==> flow/design.v <==
`timescale 1ns/1ps
module average #(
    parameter int NOF_BITS = 32
) (
    input  logic                clk,
    input  logic                rst_n,
    input  logic                start,
    input  logic                data_first,
    input  logic                data_last,
    input  logic [NOF_BITS-1:0] data_in,
    output logic [NOF_BITS:0]   data_out,
    output logic                busy,
    output logic                TO,
    output logic                done
);
    localparam logic [1:0] ST_IDLE       = 2'b00;
    localparam logic [1:0] ST_WAIT_FIRST = 2'b01;
    localparam logic [1:0] ST_CALC       = 2'b10;
    localparam logic [1:0] ST_DIV        = 2'b11;
    localparam int TIMEOUT_LIMIT = 10;
    logic [1:0] state_reg, state_next;
    logic [$clog2(TIMEOUT_LIMIT+1)-1:0] wait_cnt_reg, wait_cnt_next;
    logic [NOF_BITS-1:0]                elem_cnt_reg, elem_cnt_next;
    logic [NOF_BITS:0] data_out_next;
    logic              busy_next;
    logic              TO_next;
    logic              done_next;
    logic [NOF_BITS:0] sum_val;
    logic              sum_busy, sum_done;
    logic [NOF_BITS:0] div_result;
    logic              div_done, div_valid;  
    Sum #(NOF_BITS) s_inst (
        .clk        (clk),
        .rst_n      (rst_n),
        .data_first (data_first),
        .data_last  (data_last),
        .data_in    (data_in),
        .data_out   (sum_val),
        .busy       (sum_busy),
        .done       (sum_done)
    );
    divu_int #(NOF_BITS+1) d_inst (
        .clk   (clk),
        .rst_n (rst_n),
        .start (sum_done),
        .busy  (),           
        .done  (div_done),
        .valid (div_valid),
        .dbz   (),
        .a     (sum_val),
        .b     ({1'b0, elem_cnt_reg}),
        .val   (div_result),
        .rem   ()
    );
    always_comb begin
        state_next    = state_reg;
        wait_cnt_next = wait_cnt_reg;
        elem_cnt_next = elem_cnt_reg;
        busy_next     = (state_reg != ST_IDLE);  
        TO_next       = 1'b0;
        done_next     = 1'b0;
        data_out_next = data_out;  
        case (state_reg)
            ST_IDLE: begin
                busy_next = 1'b0;
                if (start) begin
                    state_next    = ST_WAIT_FIRST;
                    wait_cnt_next = '0;
                    elem_cnt_next = '0;
                    busy_next     = 1'b1;
                end
            end
            ST_WAIT_FIRST: begin
                if (data_first) begin
                    wait_cnt_next = '0;
                    elem_cnt_next = {{(NOF_BITS-1){1'b0}}, 1'b1};  
                    if (data_last) begin
                         state_next = ST_DIV; 
                    end else begin
                         state_next = ST_CALC;
                    end
                end 
                else begin
                    if (wait_cnt_reg == TIMEOUT_LIMIT - 1) begin
                        state_next = ST_IDLE;
                        TO_next    = 1'b1;      
                        busy_next  = 1'b0;
                    end else begin
                        wait_cnt_next = wait_cnt_reg + 1'b1;
                    end
                end
            end
            ST_CALC: begin
                elem_cnt_next = elem_cnt_reg + 1'b1;
                if (data_last) begin
                    state_next = ST_DIV;
                end
            end
            ST_DIV: begin
                if (div_done) begin
                    data_out_next = div_result;
                    done_next     = 1'b1;
                    state_next    = ST_IDLE;
                    busy_next     = 1'b0;
                end
            end
            default: state_next = ST_IDLE;
        endcase
    end
    always_ff @(posedge clk or negedge rst_n) begin
        if (!rst_n) begin
            state_reg    <= ST_IDLE;
            wait_cnt_reg <= '0;
            elem_cnt_reg <= '0;
            data_out     <= '0;
            busy         <= 1'b0;
            TO           <= 1'b0;
            done         <= 1'b0;
        end else begin
            state_reg    <= state_next;
            wait_cnt_reg <= wait_cnt_next;
            elem_cnt_reg <= elem_cnt_next;
            data_out     <= data_out_next;
            busy         <= busy_next;
            TO           <= TO_next;
            done         <= done_next;
        end
    end
endmodule
module divu_int #(parameter WIDTH=5) (  
    input wire clk,               
    input wire rst_n,               
    input wire start,             
    output reg    busy,              
    output reg    done,              
    output reg    valid,             
    output reg    dbz,               
    input wire [WIDTH-1:0] a,     
    input wire [WIDTH-1:0] b,     
    output     reg [WIDTH-1:0] val,   
    output     reg [WIDTH-1:0] rem    
    );
    reg [WIDTH-1:0] b1;              
    reg [WIDTH-1:0] quo, quo_next;   
    reg [WIDTH:0] acc, acc_next;     
    reg [$clog2(WIDTH)-1:0] i;       
    always_comb begin
        if (acc >= {1'b0, b1}) begin
            acc_next = acc - b1;
            {acc_next, quo_next} = {acc_next[WIDTH-1:0], quo, 1'b1};   
        end else begin
            {acc_next, quo_next} = {acc, quo} << 1;
        end
    end
    always @(posedge clk or negedge rst_n) begin
        if (!rst_n) begin
            busy <= 0;
            done <= 0;
            valid <= 0;
            dbz <= 0;
            val <= 0;
            rem <= 0;
        end else begin
            done <= 0;
            if (start) begin
                valid <= 0;
                i <= 0;
                if (b == 0) begin   
                    busy <= 0;
                    done <= 1;
                    dbz <= 1;
                end else begin
                    busy <= 1;
                    dbz <= 0;
                    b1 <= b;
                    {acc, quo} <= {{WIDTH{1'b0}}, a, 1'b0};   
                end
            end else if (busy) begin
                if (i == WIDTH-1) begin   
                    busy <= 0;
                    done <= 1;
                    valid <= 1;
                    val <= quo_next;
                    rem <= acc_next[WIDTH:1];   
                end else begin   
                    i <= i + 1;
                    acc <= acc_next;
                    quo <= quo_next;
                end
            end
        end
    end
endmodule
`timescale 1ns/1ps
module Sum #(
    parameter int NOF_BITS = 32
) (
    input  logic                clk,
    input  logic                rst_n,
    input  logic                data_first,
    input  logic                data_last,
    input  logic [NOF_BITS-1:0] data_in,
    output logic [NOF_BITS:0]   data_out,
    output logic                busy,
    output logic                done
);
    logic [NOF_BITS:0] sum_reg, sum_next;
    logic              busy_reg, busy_next;
    logic              done_reg, done_next;
    logic [NOF_BITS:0] data_out_reg, data_out_next;
    always_comb begin
        sum_next      = sum_reg;
        busy_next     = busy_reg;
        done_next     = 1'b0;         
        data_out_next = data_out_reg;
        if (data_first) begin
            sum_next  = {1'b0, data_in};  
            busy_next = 1'b1;
            if (data_last) begin
                 data_out_next = {1'b0, data_in};
                 done_next     = 1'b1;
                 busy_next     = 1'b0;
            end
        end
        else if (busy_reg) begin
            sum_next = sum_reg + {1'b0, data_in};  
            if (data_last) begin
                data_out_next = sum_reg + {1'b0, data_in};
                done_next     = 1'b1;
                busy_next     = 1'b0;
            end
        end
    end
    always_ff @(posedge clk or negedge rst_n) begin
        if (!rst_n) begin
            sum_reg      <= '0;
            busy_reg     <= 1'b0;
            done_reg     <= 1'b0;
            data_out_reg <= '0;
        end else begin
            sum_reg      <= sum_next;
            busy_reg     <= busy_next;
            done_reg     <= done_next;
            data_out_reg <= data_out_next;
        end
    end
    assign data_out = data_out_reg;
    assign busy     = busy_reg;
    assign done     = done_reg;
endmodule
==> Tool chain data of average <==
Tool output for the design above, in the order of the flow.
Line numbers count from 1 in the design file above.
Operators: Yosys type, input widths -> output width; for muxes data width and select width s.
{ "design": {"top": "average", "clk_port": "clk", "cell_library": "sky130hd", "pvt_corner": "tt_025C_1v80"} }

==> Elaborated design <==
Counts by Yosys on the flattened word-level netlist (proc, flatten, opt, wreduce; memories kept). Register bits leave out memories and registers merged into their read ports (data or address). Print and check cells are left out.
{ "op_classes": {"n_addsub": 5, "cmp": 1, "n_eq": 13, "muxes": 57, "bitwise": 5, "reduce_logical": 17} }
{ "ops": {"columns": ["operator", "count"], "rows": [
  ["$mux 33", 12],
  ["$mux 34", 4],
  ["$pmux 32 s3", 1],
  ["$mux 67", 1],
  ["$mux 32", 2],
  ["$ge 34x32->1", 1],
  ["$add 33x32->33", 1],
  ["$sub 33x32->33", 1],
  ["$logic_not 33->1", 1],
  ["$add 32x1->32 const B", 1],
  ["$mux 1", 22],
  ["$reduce_and 3->1", 5],
  ["$mux 6", 2],
  ["$mux 4", 3],
  ["$ne 2x2->1 const B", 5],
  ["$mux 2", 5],
  ["$reduce_and 4->1", 2],
  ["$pmux 4 s2", 1],
  ["$pmux 2 s4", 1],
  ["$reduce_bool 2->1", 3],
  ["$ne 3x3->1 const B", 2],
  ["$reduce_or 3->1", 2],
  ["$add 6x1->6 const B", 1],
  ["$eq 6x6->1 const B", 1],
  ["$not 1->1", 5],
  ["$eq 2x2->1 const B", 2],
  ["$reduce_and 2->1", 2],
  ["$add 4x1->4 const B", 1]
]} }
Not listed: further kinds 7, cells in them 8.
{ "word_totals": {"ff_bits": 282, "output_inout_bits": 36, "word_cells": 116} }

==> Logic depth <==
Longest topological path by Yosys (ltp), each cell counted once; first at word level (registers and memories cut), then after technology mapping (sequential cells cut; the memories' decode and read muxes count).
{ "depth": {"ltp_word": 5, "ABC_AREA": 0, "mapped_depth": 14, "ltp_nobuf": 13} }

==> Synthesis result <==
Source: synth_stat.txt of the flow (Yosys; design flattened, memories mapped). It holds for the ABC_AREA given above (unset counts as 0); a run with the other value may have another netlist.
The area totals of this step are shown rounded.
{ "by_type": {"columns": ["type", "count", "area_total_um2"], "rows": [
  ["sky130_fd_sc_hd__dfrtp_1", 177, 4.43E+03],
  ["sky130_fd_sc_hd__edfxtp_1", 105, 3.15E+03],
  ["sky130_fd_sc_hd__mux2_2", 99, 1.11E+03],
  ["sky130_fd_sc_hd__ha_1", 76, 950.912],
  ["sky130_fd_sc_hd__nand2_1", 178, 668.141],
  ["sky130_fd_sc_hd__a21oi_1", 113, 565.542],
  ["sky130_fd_sc_hd__nor2_1", 121, 454.186],
  ["sky130_fd_sc_hd__o21ai_0", 88, 440.422],
  ["sky130_fd_sc_hd__xnor2_1", 44, 385.37],
  ["sky130_fd_sc_hd__inv_1", 70, 262.752],
  ["sky130_fd_sc_hd__xor2_1", 29, 253.994],
  ["sky130_fd_sc_hd__mux2i_1", 24, 240.23],
  ["sky130_fd_sc_hd__a21o_1", 30, 225.216],
  ["sky130_fd_sc_hd__nand3_1", 41, 205.197],
  ["sky130_fd_sc_hd__clkbuf_1", 43, 161.405],
  ["sky130_fd_sc_hd__and3_1", 23, 143.888],
  ["sky130_fd_sc_hd__a31oi_1", 21, 131.376],
  ["sky130_fd_sc_hd__or3_1", 19, 118.864]
]} }
Not listed: further types 49, cells in them 212.
{ "mapped": {"mapped_cells": 1513, "synth_area_mm2": 0.0154, "seq_area_mm2": 0.00758, "flip_flops": 282, "n_buf": 68} }
The figures by module come from a second, unflattened synthesis with its own total; it is not the netlist above.
{ "unflattened": {"hier_cells": 1725, "hier_area_mm2": 0.0173} }
Each row is one instance without its submodules.
{ "modules": {"columns": ["module", "instances", "cells", "mod_area_mm2"], "rows": [
  ["divu_int #(WIDTH=33)", 1, 847, 0.00892],
  ["Sum #(NOF_BITS=32)", 1, 543, 0.00478],
  ["average", 1, 335, 0.00357]
]} }

==> Worst setup path after synthesis <==
Source: OpenSTA report_checks on the synthesized netlist (no wires, ideal clock, input and output delay 20% of the period each), path of least setup slack; recovery checks are left aside. Register names are those of the netlist, which keeps one name where synthesis merged equal registers.
{ "synth_timing": {"kind": "input port to flip-flop", "startpoint": "input rst_n", "endpoint": "register d_inst.acc[0]", "tclk_ps": 4790, "in_delay_ps": 958, "setup_time_ps": 500, "arrival_time_ps": 4612, "t_required_ps": 4290, "setup_slack_ps": -322, "path_delay_ps": 4154, "stages": 2, "path_buffers": 0, "period_less_setup_slack_ps": 5112} }
"path_delay_ps" is the arrival time less input delay plus setup time.
"stages" counts driving pins, that of a launching flip-flop among them; a cell with two outputs on the path counts twice.
"period_less_setup_slack_ps" = period - worst setup slack (recovery checks aside). The figure is calculated, with input and output delays left at 20% of the set period.
The rows between start and end are the longest chain of elaborated cells between them; the timing report does not say that the signal goes this way. Where chains are equally long, one stands for them.
Each line given opens the expression or statement behind the cell; cells for indexed reads and writes are added by Yosys, which also makes memories of some case tables.
{ "synth_via": {"path_cell_list": "sky130_fd_sc_hd__nor3b_1 -> sky130_fd_sc_hd__nor2b_1", "elab_chain_cells": 1, "cone_cells": 1, "lines_between": 0, "cone_classes": "reduce/logical: 1"} }
{ "synth_rtl": {"columns": ["element", "line_no", "rtl"], "rows": [
  ["from (decl)", 6, "input  logic                rst_n,"],
  ["$reduce_and 4->1", null, null],
  ["to (assign)", 187, "acc <= acc_next;"],
  ["to (decl)", 145, "reg [WIDTH:0] acc, acc_next;"]
]} }

==> Worst path after layout <==
From the final timing report of entry A: the path of least setup slack in the routed layout; clock arrival at registers is part of the times.
The report prints the path's times to 10 ps; the period is as set.
{ "layout_timing": {"kind": "input port to flip-flop", "startpoint": "input data_in[0]", "endpoint": "register s_inst.sum_reg[30]", "tclk_ps": 6030, "in_delay_ps": 1210, "setup_time_ps": 120, "arrival_time_ps": 4770, "t_required_ps": 6490, "setup_slack_ps": 1720, "stages": 12, "path_buffers": 1} }
The rows between start and end are the longest chain of elaborated cells between them; the timing report does not say that the signal goes this way. Where chains are equally long, one stands for them.
{ "layout_via": {"path_cell_list": "sky130_fd_sc_hd__clkdlybuf4s50_1 -> sky130_fd_sc_hd__ha_1 -> sky130_fd_sc_hd__fa_1 -> sky130_fd_sc_hd__a21oi_1 -> sky130_fd_sc_hd__o211ai_1 -> sky130_fd_sc_hd__nand4_1 -> sky130_fd_sc_hd__a31oi_1 -> sky130_fd_sc_hd__a21oi_1 -> sky130_fd_sc_hd__nor3_1 -> sky130_fd_sc_hd__a311oi_1 -> sky130_fd_sc_hd__mux2i_1 -> sky130_fd_sc_hd__a221o_1", "elab_chain_cells": 3, "cone_cells": 3, "cone_classes": "add/sub: 1; mux: 2"} }
{ "layout_rtl": {"columns": ["element", "line_no", "rtl"], "rows": [
  ["from (decl)", 10, "input  logic [NOF_BITS-1:0] data_in,"],
  ["$add 33x32->33", 226, "sum_next = sum_reg + {1'b0, data_in};"],
  ["$mux 33", 225, "else if (busy_reg) begin"],
  ["$mux 33", 216, "if (data_first) begin"],
  ["to (assign)", 236, "sum_reg      <= '0;"],
  ["to (assign)", 241, "sum_reg      <= sum_next;"],
  ["to (decl)", 207, "logic [NOF_BITS:0] sum_reg, sum_next;"]
]} }

Memo
Re: implementation data of average

Measured results for average: 2 stored runs of the Yosys and OpenROAD flow on sky130hd. The settings differ; the order carries no meaning. The constraints put input and output delay at 20% of the set period each and load the outputs with 0.01 pF.
"clock_period_reached_ps" means the clock period less the worst setup slack. The figure is calculated, with input and output delays left at 20% of the set period.
"worst_path_ps" is the time allowed to the run's worst setup path (the clock period less input and output delay, where it has them) less its slack. Clock arrival times count: a late capture clock shortens it, a late launch clock lengthens it.
By "power.total_w" is meant OpenSTA's value without simulated activity: inputs other than the clock are taken to toggle once in ten clock periods, and the tool carries that through the logic.
"worst_path_ps" is given in steps of 10 ps.
Measured values are rounded.
[
  {
    "run": "entry A",
    "settings": { "period_ns": 6.03, "CORE_UTILIZATION": 44, "SETUP_SLACK_MARGIN": -0.05, "PLACE_DENSITY_LB_ADDON": 0.15, "CORE_ASPECT_RATIO": 1.34, "CORE_MARGIN": 7, "SLEW_MARGIN": 20, "MIN_ROUTING_LAYER": "met2", "MAX_ROUTING_LAYER": "met5", "CAP_MARGIN": 20 },
    "results": { "util_pct": 50.6, "synth_area_mm2": 0.0154, "power.total_w": 0.00672, "clock_period_reached_ps": 4309, "timing.hold.ws_ps": 472, "ws_setup_ps": 1720, "worst_path_ps": 3100, "critical_path_type": "input port to flip-flop", "fin_tns_ps": 0, "final_stdcell_area_mm2": 0.0175, "final_die_area_mm2": 0.0406 }
  },
  {
    "run": "entry B",
    "settings": { "period_ns": 5.96, "CORE_UTILIZATION": 59, "PLACE_DENSITY_LB_ADDON": 0.07, "CORE_ASPECT_RATIO": 1.07, "TNS_END_PERCENT": 90, "ABC_AREA": 0, "GPL_ROUTABILITY_DRIVEN": 0, "CTS_CLUSTER_SIZE": 11, "SLEW_MARGIN": 40, "CAP_MARGIN": 20, "CORE_MARGIN": 2 },
    "results": { "util_pct": 67.1, "synth_area_mm2": 0.0154, "power.total_w": 0.00665, "clock_period_reached_ps": 4065, "timing.hold.ws_ps": 469, "ws_setup_ps": 1900, "worst_path_ps": 2870, "critical_path_type": "input port to flip-flop", "fin_tns_ps": 0, "final_stdcell_area_mm2": 0.0174, "final_die_area_mm2": 0.0275 }
  }
]
